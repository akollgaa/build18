==> flow/design.v <==
module ControlLoop(
    input  logic       clock, reset, start, 
	input  logic signed [8:0] pitch_kP, pitch_kI, pitch_kD,  
    input  logic signed [8:0] yaw_kP, yaw_kI, yaw_kD,  
	input  logic signed [9:0] mpu_pitch, mpu_yaw,   
	input  logic signed [8:0] set_pitch, set_yaw,  
  	output logic signed [9:0] target_speed_left, target_speed_right
);
  logic [9:0] P, I, D;  
  logic starting;  
	logic signed [9:0] pitch_correction;
    logic signed [9:0] yaw_correction;
	PID pitch_pid(.clock(clock), 
				  .reset(reset), 
				  .set_point(set_pitch), 
				  .process_point(mpu_pitch), 
				  .out(pitch_correction), 
				  .KP(pitch_kP), 
				  .KI(pitch_kI),
				  .KD(pitch_kD));
	PID yaw_pid(.clock(clock), 
				.reset(reset), 
				.set_point(set_yaw), 
				.process_point(mpu_yaw), 
				.out(yaw_correction), 
				.KP(yaw_kP),  
				.KI(yaw_kI),
				.KD(yaw_kD));
	logic signed [11:0] full_left, full_right;
    always_comb begin
        full_left  = pitch_correction + yaw_correction;
        full_right = pitch_correction - yaw_correction;
		if (full_left > 10'sd511)  target_speed_left = 10'sd511;
    	else if (full_left < -10'sd511) target_speed_left = -10'sd511;
    	else target_speed_left = full_left[9:0];
		if (full_right > 10'sd511)  target_speed_right = 10'sd511;
    	else if (full_right < -10'sd511) target_speed_right = -10'sd511;
    	else target_speed_right = full_right[9:0];
    end
	always_ff @(posedge clock) begin
		if(reset) begin
			starting <= 1'd0;
		end
		else if(start) begin
			starting <= 1'd1;
		end
	end
endmodule: ControlLoop
module PID
#(parameter WIDTH = 9)
(
	input  logic signed [8:0] KP, KI, KD,
	input  logic clock, reset,
	input  logic signed [8:0] set_point, process_point,
	output logic signed [9:0] out
);
logic [WIDTH:0] error, prev_error;
logic signed [31:0] P, I, D;
logic signed [31:0] integral;
assign error = set_point - process_point;
always_ff @(posedge clock, posedge reset) begin
        if (reset) begin
            prev_error <= 0;
            integral   <= 0;
        end else begin
            prev_error <= error;
            if (integral < 32'sd100000 && integral > -32'sd100000) 
                integral <= integral + error;
        end
end
assign P = error * KP;
assign I = integral * KI;
assign D = (error - prev_error) * KD;
assign out = (P + I + D) >>> 8;
endmodule: PID
== Tool chain data of ControlLoop ==
The steps from the RTL of ControlLoop to its reports follow in flow order.
Lines are those of the file above, counted from 1.
Operators carry their Yosys type and port widths (W data, S select, Z words).
Cell names lack the library's common part.
Not given: --

* Top: ControlLoop
* Clock: clock
* Cell library: sky130hd
* Library corner: tt_025C_1v80

== After elaboration ==
Counts by Yosys on the flattened word-level netlist (proc, flatten, opt, wreduce; memories kept). Register bits leave out memories and registers merged into their read ports (data or address); mux counts leave out enables and synchronous resets folded into registers. Print and check cells are left out. Cells with the same type and inputs are merged into one.

* Flip-flop bits (word level): 84
* Bits of input ports: 95
* Output and inout bits: 20
* Cells after elaboration: 36

* Add/sub/neg operators: 12
* Multiply operators: 6
* $lt $le $gt $ge: 8
* Multiplexer cells: 4
* Reductions and logical operators: 2

{| class="wikitable"
|+ Operator list
! kind !! number
|-
| $mul A32 B9 Y18 || 4
|-
| $mul A10 B9 Y18 || 2
|-
| $add A18 B18 Y18 || 4
|-
| $add A32 B10 Y32 || 2
|-
| $gt A32 B18 Y1 const B || 2
|-
| $lt A32 B18 Y1 const B || 2
|-
| $mux W10 || 4
|-
| $sub A10 B10 Y11 || 3
|-
| $gt A11 B10 Y1 const B || 2
|-
| $lt A11 B10 Y1 const B || 2
|-
| $sub A9 B9 Y10 || 2
|-
| $add A10 B10 Y11 || 1
|-
| $logic_and A1 B1 Y1 || 2
|}

== Logic depth ==
Yosys ltp: most cells in a row. Word level: on the elaborated netlist, between registers, memories and ports. Mapped: between sequential cells and ports; inverters and the memories' decode and read muxes count.

* Depth after elaboration: 8
* ABC_AREA: 1
* Mapped depth: 59

== Synthesis result ==
The flow's flattened synthesis, as Yosys stat reports it; memories are mapped. The netlist is that of the ABC_AREA named above (0 if unset); the other value can give another one.
The area totals of this step are shown rounded.

{| class="wikitable"
|+ Cell types
! type !! number
|-
| fa_1 || 540
|-
| inv_1 || 1056
|-
| nand2_1 || 776
|-
| ha_1 || 232
|-
| dfrtp_1 || 84
|-
| nor2_1 || 236
|-
| a21oi_1 || 88
|-
| xnor2_1 || 48
|-
| xor2_1 || 48
|-
| nand3_1 || 70
|-
| o21ai_0 || 54
|-
| clkbuf_1 || 54
|-
| nand4_1 || 20
|-
| nor4_1 || 20
|-
| nor3_1 || 23
|-
| or2_2 || 15
|-
| buf_2 || 18
|-
| buf_4 || 7
|}

Other cell types: 29; their cells: 105.

* Standard cells after synthesis: 3494
* Mapped area: 27100 um2
* Sequential part of the area: 2100 um2
* Flip-flops: 84
* Buffer cells: 85

== Path before layout ==
Source: OpenSTA report_checks on the synthesized netlist (no wires, ideal clock, input and output delay 20% of the period each), path of least setup slack; recovery checks are left aside. Register names are those of the netlist, which keeps one name where synthesis merged equal registers.

* Kind: input to output
* From: in set_yaw[0]
* To: out (no name shown)
* Clock period: 18.2 ns
* Input delay: 3.640 ns
* Time at the first pin: 3.640 ns
* Arrival time: 13.018 ns
* Required time: 14.560 ns
* Setup slack: 1.542 ns
* Path delay: 9.378 ns
* Stages: 49
* Buffers on the path: 1
* Period reached after synthesis: 16.658 ns

"path delay" is the arrival time less input delay plus setup time.
A path that ends at an output port has no setup time.
"stages" counts driving pins, that of a launching flip-flop among them; a cell with two outputs on the path counts twice.
"period reached after synthesis" is the clock period less the worst setup slack; recovery checks do not enter. This is arithmetic on one report: input and output delays are still those of the set period (20% each).
The rows between start and end are the longest chain of elaborated cells between them; the timing report does not say that the signal goes this way. Where chains are equally long, one stands for them.
Each line given opens the expression or statement behind the cell; cells for indexed reads and writes are added by Yosys, which also makes memories of some case tables.

* Cell sequence: inv_1 -> ha_1 -> inv_1 -> fa_1 -> nand2_1 -> inv_2 -> o21ai_2 -> nand2_1 -> nand2_1 -> nand2_1 -> a21oi_2 -> or2_1 -> nand2_1 -> a21oi_2 -> xor2_2 -> ha_1 -> inv_1 -> nor3_1 -> (+13 left out) -> fa_1 -> ha_1 -> nand2_1 -> nor2_1 -> inv_1 -> o41ai_2 -> nand2_1 -> nand2_1 -> xor2_1 -> ha_1 -> buf_2 -> nor4_1 -> nand2_1 -> a21oi_1 -> nor4_1 -> a21oi_1 -> clkinv_1 -> a22oi_1
* Length of the longest elaborated chain: 8

{| class="wikitable"
|+ RTL lines, path post-synthesis
! item !! RTL line !! source
|-
| start, declared || 6 || <nowiki>input logic signed [8:0] set_pitch, set_yaw,</nowiki>
|-
| $sub A9 B9 Y10 || 60 || <nowiki>assign error = set_point - process_point;</nowiki>
|-
| $mul A10 B9 Y18 || 71 || <nowiki>assign P = error * KP;</nowiki>
|-
| $add A18 B18 Y18 x2 || 74 || <nowiki>assign out = (P + I + D) >>> 8;</nowiki>
|-
| $sub A10 B10 Y11 || 32 || <nowiki>full_right = pitch_correction - yaw_correction;</nowiki>
|-
| $lt A11 B10 Y1 || 37 ||
|-
| $mux W10 || 37 ||
|-
| $mux W10 || 36 ||
|-
| end, declared || 7 ||
|}

Some nets on the timed path still bear RTL names; the line given drives or declares the net.

{| class="wikitable"
|+ Nets with RTL names, path post-synthesis
! net !! RTL line
|-
| yaw_pid.error[8] || 60
|}

== Worst path after layout ==
From the final timing report of flow run 1: the path of least setup slack in the routed layout; clock arrival at registers is part of the times.

* Kind: input to output
* From: in mpu_pitch[0]
* To: out (no name shown)
* Clock period: 29.0 ns
* Input delay: 5.80 ns
* Time at the first pin: 5.80 ns
* Arrival time: 18.16 ns
* Required time: 23.20 ns
* Setup slack: 5.04 ns
* Stages: 54
* Buffers on the path: 2

The rows between start and end are the longest chain of elaborated cells between them; the timing report does not say that the signal goes this way. Where chains are equally long, one stands for them.

* Cell sequence: clkdlybuf4s50_1 -> ha_1 -> inv_1 -> fa_1 -> nand2_1 -> inv_1 -> o21ai_1 -> nand2_1 -> a21oi_1 -> o21bai_1 -> nand2_1 -> nand2_1 -> a21oi_1 -> or2_2 -> nand2_2 -> inv_1 -> ha_1 -> nand2_1 -> (+18 left out) -> a21oi_1 -> nand2_1 -> nand2_1 -> nand2_1 -> nand2_1 -> nand2_1 -> xor2_1 -> ha_1 -> nor4_1 -> nand2_1 -> a21oi_1 -> nor4_1 -> a21oi_1 -> clkinv_1 -> nand2_1 -> nand2_1 -> nand2_1 -> clkdlybuf4s50_1
* Length of the longest elaborated chain: 8

{| class="wikitable"
|+ RTL lines, path after layout
! item !! RTL line !! source
|-
| start, declared || 5 || <nowiki>input logic signed [9:0] mpu_pitch, mpu_yaw,</nowiki>
|-
| $sub A9 B9 Y10 || 60 || <nowiki>assign error = set_point - process_point;</nowiki>
|-
| $mul A10 B9 Y18 || 71 || <nowiki>assign P = error * KP;</nowiki>
|-
| $add A18 B18 Y18 x2 || 74 || <nowiki>assign out = (P + I + D) >>> 8;</nowiki>
|-
| $sub A10 B10 Y11 || 32 || <nowiki>full_right = pitch_correction - yaw_correction;</nowiki>
|-
| $lt A11 B10 Y1 || 37 ||
|-
| $mux W10 || 37 ||
|-
| $mux W10 || 36 ||
|-
| end, declared || 7 ||
|}

Some nets on the timed path still bear RTL names; the line given drives or declares the net.

{| class="wikitable"
|+ Nets with RTL names, path after layout
! net !! RTL line
|-
| pitch_pid.error[8] || 60
|}

Memo
Re: implementation data of ControlLoop

Module ControlLoop, platform sky130hd: 2 stored runs of the flow (Yosys, OpenROAD) with differing settings, in no particular order. Input and output delays are each 20% of the period that was set; the output load is 0.01 pF.
"achieved period" means the clock period less the worst setup slack. The figure is calculated, with input and output delays left at 20% of the set period.
"critical setup path time": the worst setup path's part of the clock period (all of it between registers, 20% less for each end at a port) less its slack. A launch clock that arrives late makes it longer, a capture clock that arrives late makes it shorter.
Values from the reports are rounded here.

=== Flow run 1 ===
{| class="wikitable"
! Setting !! Value
|-
| period_ns || 29.0
|-
| CORE_UTILIZATION || 40
|-
| SETUP_SLACK_MARGIN || -2.0
|-
| PLACE_DENSITY_LB_ADDON || 0.02
|-
| TNS_END_PERCENT || 55
|-
| ABC_AREA || 1
|-
| CTS_CLUSTER_DIAMETER || 94
|-
| CAP_MARGIN || 20
|-
| SLEW_MARGIN || 25
|-
| MIN_ROUTING_LAYER || met1
|-
| MAX_ROUTING_LAYER || met5
|-
| CORE_MARGIN || 2
|-
! Result !! Value
|-
| Area of the synthesized netlist || 27100 um2
|-
| Std-cell area (final layout) || 29300 um2
|-
| Post-route utilization || 0.437
|-
| Critical setup path time || 12.36 ns
|-
| Worst setup path kind || input to output
|-
| Area of the die || 69700 um2
|-
| Total negative slack on setup checks || 0.000 ns
|-
| Lowest hold slack || 0.517 ns
|-
| Worst setup slack after layout || 5.04 ns
|-
| Achieved period || 23.961 ns
|}

=== Flow run 2 ===
{| class="wikitable"
! Setting !! Value
|-
| period_ns || 24.8
|-
| CORE_UTILIZATION || 63
|-
| SETUP_SLACK_MARGIN || 0.77
|-
| PLACE_DENSITY || 0.6
|-
| CELL_PAD_IN_SITES_DETAIL_PLACEMENT || 1
|-
| GPL_TIMING_DRIVEN || 0
|-
| CTS_CLUSTER_DIAMETER || 144
|-
| CAP_MARGIN || 40
|-
| CORE_MARGIN || 2
|-
| SLEW_MARGIN || 20
|-
! Result !! Value
|-
| Area of the synthesized netlist || 26000 um2
|-
| Std-cell area (final layout) || 28300 um2
|-
| Post-route utilization || 0.695
|-
| Critical setup path time || 14.55 ns
|-
| Worst setup path kind || input to output
|-
| Area of the die || 42900 um2
|-
| Total negative slack on setup checks || 0.000 ns
|-
| Lowest hold slack || 0.524 ns
|-
| Worst setup slack after layout || 0.325 ns
|-
| Achieved period || 24.475 ns
|}
