==> flow/design.v <==
module ChipInterface (
    input  logic CLOCK_100,
    input  logic [3:0]  BTN,
    input  logic [15:0] SW,
    output logic [15:0] LD,
    output logic [3:0]  D1_AN,
    output logic [3:0]  D2_AN,
    output logic [7:0]  D1_SEG,
    output logic [7:0]  D2_SEG,
    output logic [5:0]  GPIO0,
    output logic [5:0]  GPIO1,
    input  logic BLE_UART_TX,
    output logic BLE_UART_RX,
    input  logic UART_RXD,
    output logic UART_TXD
);
    logic clk, rst;
    assign clk = CLOCK_100;
    assign rst = BTN[0];      
    assign UART_TXD = 1'b1;  
    logic [7:0] initialize_mpu_motor;
    logic [7:0] initialize_mpu;
    logic [7:0] ble_pitch_kP, ble_pitch_kI, ble_pitch_kD;
    logic [7:0] ble_yaw_kP,   ble_yaw_kI,   ble_yaw_kD;
    logic [7:0] ble_set_pitch;
    logic [7:0] ble_set_yaw;
    logic vector_valid;
    bluetooth_wrapper dut (
        .clock                (clk),
        .reset                (rst),
        .BLE_UART_TX           (BLE_UART_TX),
        .BLE_UART_RX           (BLE_UART_RX),
        .initialize_mpu_motor  (initialize_mpu_motor),
        .initialize_mpu        (initialize_mpu),
        .ble_pitch_kP          (ble_pitch_kP),
        .ble_pitch_kI          (ble_pitch_kI),
        .ble_pitch_kD          (ble_pitch_kD),
        .ble_yaw_kP            (ble_yaw_kP),
        .ble_yaw_kI            (ble_yaw_kI),
        .ble_yaw_kD            (ble_yaw_kD),
        .ble_set_pitch         (ble_set_pitch),
        .ble_set_yaw           (ble_set_yaw),
        .vector_valid          (vector_valid)
    );
    always_ff @(posedge clk or posedge rst) begin
        if (rst) begin
            LD <= 16'h0000;
        end else begin
            LD[7:0]  <= ble_set_pitch;   
            LD[14:8] <= ble_set_yaw[6:0];     
            LD[15]   <= vector_valid;    
        end
    end
    assign D1_AN  = 4'hF;
    assign D2_AN  = 4'hF;
    assign D1_SEG = 8'hFF;
    assign D2_SEG = 8'hFF;
    assign GPIO0  = 6'b0;
    assign GPIO1  = 6'b0;
endmodule
module bluetooth_wrapper (
    input logic clock,
    input logic reset,
    input logic BLE_UART_TX,
    output logic BLE_UART_RX,
    output logic [7:0] initialize_mpu_motor, initialize_mpu,
    output logic [7:0] ble_pitch_kP, ble_pitch_kI, ble_pitch_kD,
    output logic [7:0] ble_yaw_kP, ble_yaw_kI, ble_yaw_kD,
    output logic [7:0] ble_set_pitch, ble_set_yaw,
    output logic vector_valid
);
    logic [7:0] rx_byte;
    logic       rx_valid;
    logic clk, rst;
    logic [255:0][7:0] packet;  
    logic [7:0] packet_len;
    logic packet_ready;
    assign clk = clock;
    assign rst = reset;
    assign BLE_UART_RX = 1'b1;
    assign clk = clock;
    assign rst = reset;
    uart_rx uart_rx (
        .clk        (clk),
        .rst        (rst),
        .rxd        (BLE_UART_TX),
        .data       (rx_byte),
        .data_valid (rx_valid)
    );
    ble_packet_rx pkt_rx (
        .clk          (clk),
        .rst          (rst),
        .rx_byte      (rx_byte),
        .rx_valid     (rx_valid),
        .packet       (packet),
        .packet_len   (packet_len),
        .packet_ready (packet_ready)
    );
    ble_vector_parser parser (
        .clk                (clk),
        .rst                (rst),
        .packet             (packet),
        .packet_len         (packet_len),
        .packet_ready       (packet_ready),
        .initialize_mpu_motor (initialize_mpu_motor),
        .initialize_mpu       (initialize_mpu),
        .ble_pitch_kP         (ble_pitch_kP),
        .ble_pitch_kI         (ble_pitch_kI),
        .ble_pitch_kD         (ble_pitch_kD),
        .ble_yaw_kP           (ble_yaw_kP),
        .ble_yaw_kI           (ble_yaw_kI),
        .ble_yaw_kD           (ble_yaw_kD),
        .ble_set_pitch        (ble_set_pitch),
        .ble_set_yaw          (ble_set_yaw),
        .vector_valid       (vector_valid)
    );
endmodule : bluetooth_wrapper
module uart_rx #(
    parameter int CLK_FREQ = 100_000_000,
    parameter int BAUD     = 115200
)(
    input  logic clk,
    input  logic rst,
    input  logic rxd,           
    output logic [7:0] data,    
    output logic data_valid     
);
    localparam int CLKS_PER_BIT = CLK_FREQ / BAUD;
    typedef enum logic [2:0] {
        IDLE,
        START,
        DATA,
        STOP
    } state_t;
    state_t state;
    logic [$clog2(CLKS_PER_BIT)-1:0] clk_cnt;
    logic [2:0] bit_idx;
    logic [7:0] rx_shift;
    always_ff @(posedge clk or posedge rst) begin
        if (rst) begin
            state      <= IDLE;
            clk_cnt    <= 0;
            bit_idx    <= 0;
            rx_shift   <= 0;
            data       <= 0;
            data_valid <= 0;
        end else begin
            data_valid <= 0;
            case (state)
                IDLE: begin
                    if (rxd == 1'b0) begin   
                        clk_cnt <= CLKS_PER_BIT / 2;
                        state   <= START;
                    end
                end
                START: begin
                    if (clk_cnt == 0) begin
                        clk_cnt <= CLKS_PER_BIT - 1;
                        bit_idx <= 0;
                        state   <= DATA;
                    end else begin
                        clk_cnt <= clk_cnt - 1;
                    end
                end
                DATA: begin
                    if (clk_cnt == 0) begin
                        rx_shift[bit_idx] <= rxd;
                        clk_cnt <= CLKS_PER_BIT - 1;
                        if (bit_idx == 7)
                            state <= STOP;
                        else
                            bit_idx <= bit_idx + 1;
                    end else begin
                        clk_cnt <= clk_cnt - 1;
                    end
                end
                STOP: begin
                    if (clk_cnt == 0) begin
                        data       <= rx_shift;
                        data_valid <= 1'b1;
                        state      <= IDLE;
                    end else begin
                        clk_cnt <= clk_cnt - 1;
                    end
                end
            endcase
        end
    end
endmodule
module ble_packet_rx #(
    parameter int MAX_LEN = 256
)(
    input  logic clk,
    input  logic rst,
    input  logic [7:0] rx_byte,
    input  logic       rx_valid,
    output logic [MAX_LEN-1:0][7:0] packet,
    output logic [7:0] packet_len,
    output logic       packet_ready
);
    logic [7:0] index;
    always_ff @(posedge clk or posedge rst) begin
        if (rst) begin
            index         <= 0;
            packet_len   <= 0;
            packet_ready <= 0;
        end else begin
            packet_ready <= 0;
            if (rx_valid) begin
                if (rx_byte == 8'h0A) begin   
                    packet_len   <= index;
                    packet_ready <= 1'b1;
                    index        <= 0;
                end else begin
                    packet[index] <= rx_byte;
                    index <= index + 1;
                end
            end
        end
    end
endmodule
module ble_vector_parser (
    input  logic        clk,
    input  logic        rst,
    input  logic [255:0][7:0]  packet,
    input  logic [7:0]  packet_len,
    input  logic        packet_ready,
    output logic [7:0] initialize_mpu_motor, initialize_mpu,
    output logic [7:0] ble_pitch_kP, ble_pitch_kI, ble_pitch_kD,
    output logic [7:0] ble_yaw_kP, ble_yaw_kI, ble_yaw_kD,
    output logic [7:0] ble_set_pitch, ble_set_yaw,
    output logic              vector_valid
);
    always_ff @(posedge clk or posedge rst) begin
        if (rst) begin
            initialize_mpu_motor <= 0;
            initialize_mpu       <= 0;
            ble_set_pitch        <= 0;
            ble_set_yaw          <= 0;
            ble_pitch_kP         <= 0;
            ble_pitch_kI         <= 0;
            ble_pitch_kD         <= 0;
            ble_yaw_kP           <= 0;
            ble_yaw_kI           <= 0;
            ble_yaw_kD           <= 0;
            vector_valid         <= 0;
        end else begin
            vector_valid <= 0;
            if (packet_ready) begin
                if (packet_len == 10) begin
                    initialize_mpu_motor <= packet[0];
                    initialize_mpu       <= packet[1];
                    ble_set_pitch        <= packet[2];
                    ble_set_yaw          <= packet[3];
                    ble_pitch_kP         <= packet[4];
                    ble_pitch_kI         <= packet[5];
                    ble_pitch_kD         <= packet[6];
                    ble_yaw_kP           <= packet[7];
                    ble_yaw_kI           <= packet[8];
                    ble_yaw_kD           <= packet[9];
                    vector_valid <= 1'b1;
                end
            end
        end
    end
endmodule
Reports on ChipInterface --
Tool output for the design above, in the order of the flow. Line numbers count from 1 in the design file above. The mark -- stands for no value.
Inputs: design top ChipInterface, clock port CLOCK_100, library sky130hd, corner tt_025C_1v80

Elaborated design --
Source: Yosys, flattened and elaborated, memories not mapped. Widths are those after wreduce. Registers that Yosys merges into a memory's read port (data or address) are not register bits. Print and check cells do not count.
Operators by class: shifts and indexed selects 4, add/sub/neg operators 5, eq/ne operators 13, reductions and logical operators 13, bitwise logic cells 8, multiplexer cells 20
Operators by type and width (count):
- bitwise AND 2048 bit | 1
- bitwise OR 2048 bit | 1
- inverter 2048 bit | 1
- variable shift 8 x 33 -> 2048 bit | 1
- variable shift 8 x 33 -> 2048 bit with constant A | 1
- negation 11 -> 33 bit | 1
- parallel mux 10 bit (select 3 bit) | 1
- two-way mux 10 bit | 3
- two-way mux 3 bit | 7
- == test 8 x 4 -> 1 bit with constant B | 2
- != test 2 bit with constant B | 7
- parallel mux 3 bit (select 4 bit) | 1
- subtractor 10 x 1 -> 10 bit with constant B | 1
- logical NOT 10 bit | 1
- variable shift 1 x 4 -> 8 bit | 1
- variable shift 1 x 4 -> 8 bit with constant A | 1
- AND reduction 2 bit | 4
- adder 8 x 1 -> 8 bit with constant B | 1
- bitwise AND 8 bit | 1
- bitwise OR 8 bit | 1
- inverter 8 bit | 1
- two-way mux 8 bit | 1
- == test 3 x 2 -> 1 bit with constant B | 2
- AND reduction 3 bit | 2
- AND reduction 6 bit | 1
- parallel mux 3 bit (select 2 bit) | 1
- two-way mux 1 bit | 6
- negation 3 -> 4 bit | 1
Not listed: further kinds 9, cells in them 10.
Storage and ports: bits of input ports 23, output and inout port bits 54, word-level cells 77, flip-flop bits (word level) 2130

Depth --
Depth = most cells in a row (Yosys ltp): at word level without a register or memory, in the mapped netlist without a sequential cell, where the memories' decode and read muxes count.
Depth: depth after elaboration 5, ABC_AREA 0, gate-level depth with buffers 10, depth with buffers taken out 8

Mapped cells and area --
Yosys stat after the flow's synthesis: flattened, memories mapped to cells. It holds for the ABC_AREA given above (unset counts as 0); a run with the other value may have another netlist.
Cell types:
- sky130_fd_sc_hd__dfrtp_1 | count 82, area in all 2.05E+03 sq um
- sky130_fd_sc_hd__edfxtp_1 | count 15, area in all 450.432 sq um
- sky130_fd_sc_hd__nand2_1 | count 85, area in all 319.056 sq um
- sky130_fd_sc_hd__buf_4 | count 39, area in all 292.781 sq um
- sky130_fd_sc_hd__mux2_2 | count 17, area in all 191.434 sq um
- sky130_fd_sc_hd__ha_1 | count 10, area in all 125.12 sq um
- sky130_fd_sc_hd__mux2_4 | count 8, area in all 120.115 sq um
- sky130_fd_sc_hd__o21ai_0 | count 23, area in all 115.11 sq um
- sky130_fd_sc_hd__nor2_1 | count 19, area in all 71.318 sq um
- sky130_fd_sc_hd__inv_1 | count 17, area in all 63.811 sq um
- sky130_fd_sc_hd__xor2_1 | count 6, area in all 52.55 sq um
- sky130_fd_sc_hd__nand4_1 | count 6, area in all 37.536 sq um
- sky130_fd_sc_hd__a22o_1 | count 4, area in all 35.034 sq um
- sky130_fd_sc_hd__xnor2_1 | count 4, area in all 35.034 sq um
- sky130_fd_sc_hd__mux2_1 | count 3, area in all 33.782 sq um
- sky130_fd_sc_hd__and3_1 | count 5, area in all 31.28 sq um
- sky130_fd_sc_hd__buf_2 | count 6, area in all 30.029 sq um
- sky130_fd_sc_hd__nor3b_1 | count 4, area in all 30.029 sq um
Other cell types: 35; their cells: 57.
Synthesis totals: mapped flip-flops 98, buffers 51, sequential area 2528.7 sq um, mapped cells 410, synthesis area 4565.6 sq um
The figures by module come from a second, unflattened synthesis with its own total; it is not the netlist above.
Unflattened totals: cell total of the unflattened synthesis 5309, area (unflattened synthesis) 96252.3 sq um
Each row is one instance without its submodules.
Modules:
- ble_packet_rx | cells 4915, instances 1, area 90370.4 sq um, seq. area 61924.4 sq um
- ble_vector_parser | cells 175, instances 1, area 3434.5 sq um, seq. area 2026.9 sq um
- uart_rx | cells 161, instances 1, area 1746.7 sq um, seq. area 852.1 sq um
- ChipInterface | cells 56, instances 1, area 689.4 sq um, seq. area 400.4 sq um
- bluetooth_wrapper | cells 2, instances 1, area 11.3 sq um, seq. area 0.0 sq um

Timing after synthesis --
Path of least setup slack by OpenSTA after synthesis, without wires, with an ideal clock, recovery checks aside; 20% of the period is set as input and as output delay. Where synthesis merged equal registers, the netlist keeps one of their names.
Path post-synthesis: path kind register to register, start point reg dut.pkt_rx.index[4], end point reg dut.pkt_rx.packet, setup time 0.260 ns, stages on the path 11, path delay 2.387 ns, path buffers 2, launch time at the first pin 0.000 ns, path slack 1.073 ns, data arrival time 2.127 ns, clock period 3.46 ns, data required time 3.200 ns, synthesis period reached 2.387 ns
"path delay" is the arrival time less input delay plus setup time. "stages on the path": output pins that drive a net of the path, with the launching flip-flop's if there is one; two outputs of one cell count as two. "synthesis period reached" = period - worst setup slack (recovery checks aside). The figure is calculated, with input and output delays left at 20% of the set period. Where an end lacks its bit number, it is one bit of the signal, or one of the new flip-flops if synthesis recoded a state register. Between the ends stands the longest chain of elaborated cells between them, by number of cells; it is not shown to be the way that was timed. Of several equally long chains one is given. Each line given opens the expression or statement behind the cell; cells for indexed reads and writes are added by Yosys, which also makes memories of some case tables. A register here has more assigning lines than the two given.
Between the ends, post-synthesis: path through sky130_fd_sc_hd__dfrtp_1 -> sky130_fd_sc_hd__buf_6 -> sky130_fd_sc_hd__nor4_1 -> sky130_fd_sc_hd__nand2_1 -> sky130_fd_sc_hd__nor3_1 -> sky130_fd_sc_hd__ha_1 -> sky130_fd_sc_hd__nor4b_1 -> sky130_fd_sc_hd__o311a_1 -> sky130_fd_sc_hd__o211a_1 -> sky130_fd_sc_hd__buf_4 -> sky130_fd_sc_hd__mux2_4, cells in the longest elaborated chain 5, elaborated cells on any way between the ends 6, source lines of those cells 1, classes of those cells add/sub: 1; shift: 2; logic: 3
RTL lines, path post-synthesis:
- from (decl) | line 201 | logic [7:0] index;
- from (assign) | line 204 | index         <= 0;
- from (assign) | line 216 | index <= index + 1;
- negation 11 -> 33 bit | line 215 | packet[index] <= rx_byte;
- variable shift 8 x 33 -> 2048 bit | line 215
- inverter 2048 bit | line 215
- bitwise AND 2048 bit | line 215
- bitwise OR 2048 bit | line 215
- to (assign) | line 215
- to (decl) | line 197 | output logic [MAX_LEN-1:0][7:0] packet,

Path in the finished layout --
From the final timing report of run 1: the path of least setup slack in the routed layout; clock arrival at registers is part of the times.
Path after layout: path kind register to register, start point reg dut.pkt_rx.index[4], end point reg dut.pkt_rx.packet, data arrival time 2.50 ns, launch time at the first pin 0.34 ns, path slack -0.22 ns, setup time 0.24 ns, data required time 2.28 ns, clock period 2.18 ns, path buffers 1, stages on the path 10
Where an end lacks its bit number, it is one bit of the signal, or one of the new flip-flops if synthesis recoded a state register. Between the ends stands the longest chain of elaborated cells between them, by number of cells; it is not shown to be the way that was timed. Of several equally long chains one is given. A register here has more assigning lines than the two given.
Between the ends, after layout: path through sky130_fd_sc_hd__dfrtp_1 -> sky130_fd_sc_hd__nor4_2 -> sky130_fd_sc_hd__nand2_1 -> sky130_fd_sc_hd__nor3_2 -> sky130_fd_sc_hd__ha_1 -> sky130_fd_sc_hd__nor4b_4 -> sky130_fd_sc_hd__o311a_1 -> sky130_fd_sc_hd__buf_4 -> sky130_fd_sc_hd__o2111ai_4 -> sky130_fd_sc_hd__mux2_2, cells in the longest elaborated chain 5, elaborated cells on any way between the ends 6, source lines of those cells 1, classes of those cells add/sub: 1; shift: 2; logic: 3
RTL lines, path after layout:
- from (decl) | line 201 | logic [7:0] index;
- from (assign) | line 204 | index         <= 0;
- from (assign) | line 216 | index <= index + 1;
- negation 11 -> 33 bit | line 215 | packet[index] <= rx_byte;
- variable shift 8 x 33 -> 2048 bit | line 215
- inverter 2048 bit | line 215
- bitwise AND 2048 bit | line 215
- bitwise OR 2048 bit | line 215
- to (assign) | line 215
- to (decl) | line 197 | output logic [MAX_LEN-1:0][7:0] packet,

Appendix: measured runs

Measured data: module ChipInterface, platform sky130hd, 2 stored runs of the flow under differing settings, order arbitrary. Input and output delays are each 20% of the period that was set; the output load is 0.01 pF.
"period reached" means the clock period less the worst setup slack. The figure is calculated, with input and output delays left at 20% of the set period.
By "worst setup path time" is meant the share of the clock period that the worst setup path is allowed (20% is reserved at inputs, 20% at outputs), minus its slack. Clock arrival times at its registers enter into it.
"total power of the final layout" rests on the timing tool's default activity at the inputs, not on a simulated workload.

* Run 1 | settings: period_ns 2.18; CAP_MARGIN 20; CORE_MARGIN 2; CORE_UTILIZATION 40; SLEW_MARGIN 20 | results: synthesized cell area 4565.6 sq um; setup slack of the worst path -0.220 ns; area of the die 12284.4 sq um; period reached 2.400 ns; standard-cell area after routing 5318.9 sq um; total power of the final layout 4338 uW; post-route utilization 0.472; worst setup path time 2.40 ns; class of the worst setup path register to register; worst hold slack after layout 0.364 ns; total negative slack -3.072 ns
* Run 2 | settings: period_ns 2.24; CORE_UTILIZATION 22; SETUP_SLACK_MARGIN 0.26; PLACE_DENSITY_LB_ADDON 0.11; TNS_END_PERCENT 15; GPL_TIMING_DRIVEN 1; CTS_CLUSTER_SIZE 46; CTS_CLUSTER_DIAMETER 140; MIN_ROUTING_LAYER met2; CAP_MARGIN 20; CORE_MARGIN 2; SLEW_MARGIN 20 | results: synthesized cell area 4565.6 sq um; setup slack of the worst path -0.133 ns; area of the die 21921.8 sq um; period reached 2.373 ns; standard-cell area after routing 5625.4 sq um; total power of the final layout 4564 uW; post-route utilization 0.277; worst setup path time 2.37 ns; class of the worst setup path register to register; worst hold slack after layout 0.348 ns; total negative slack -1.113 ns
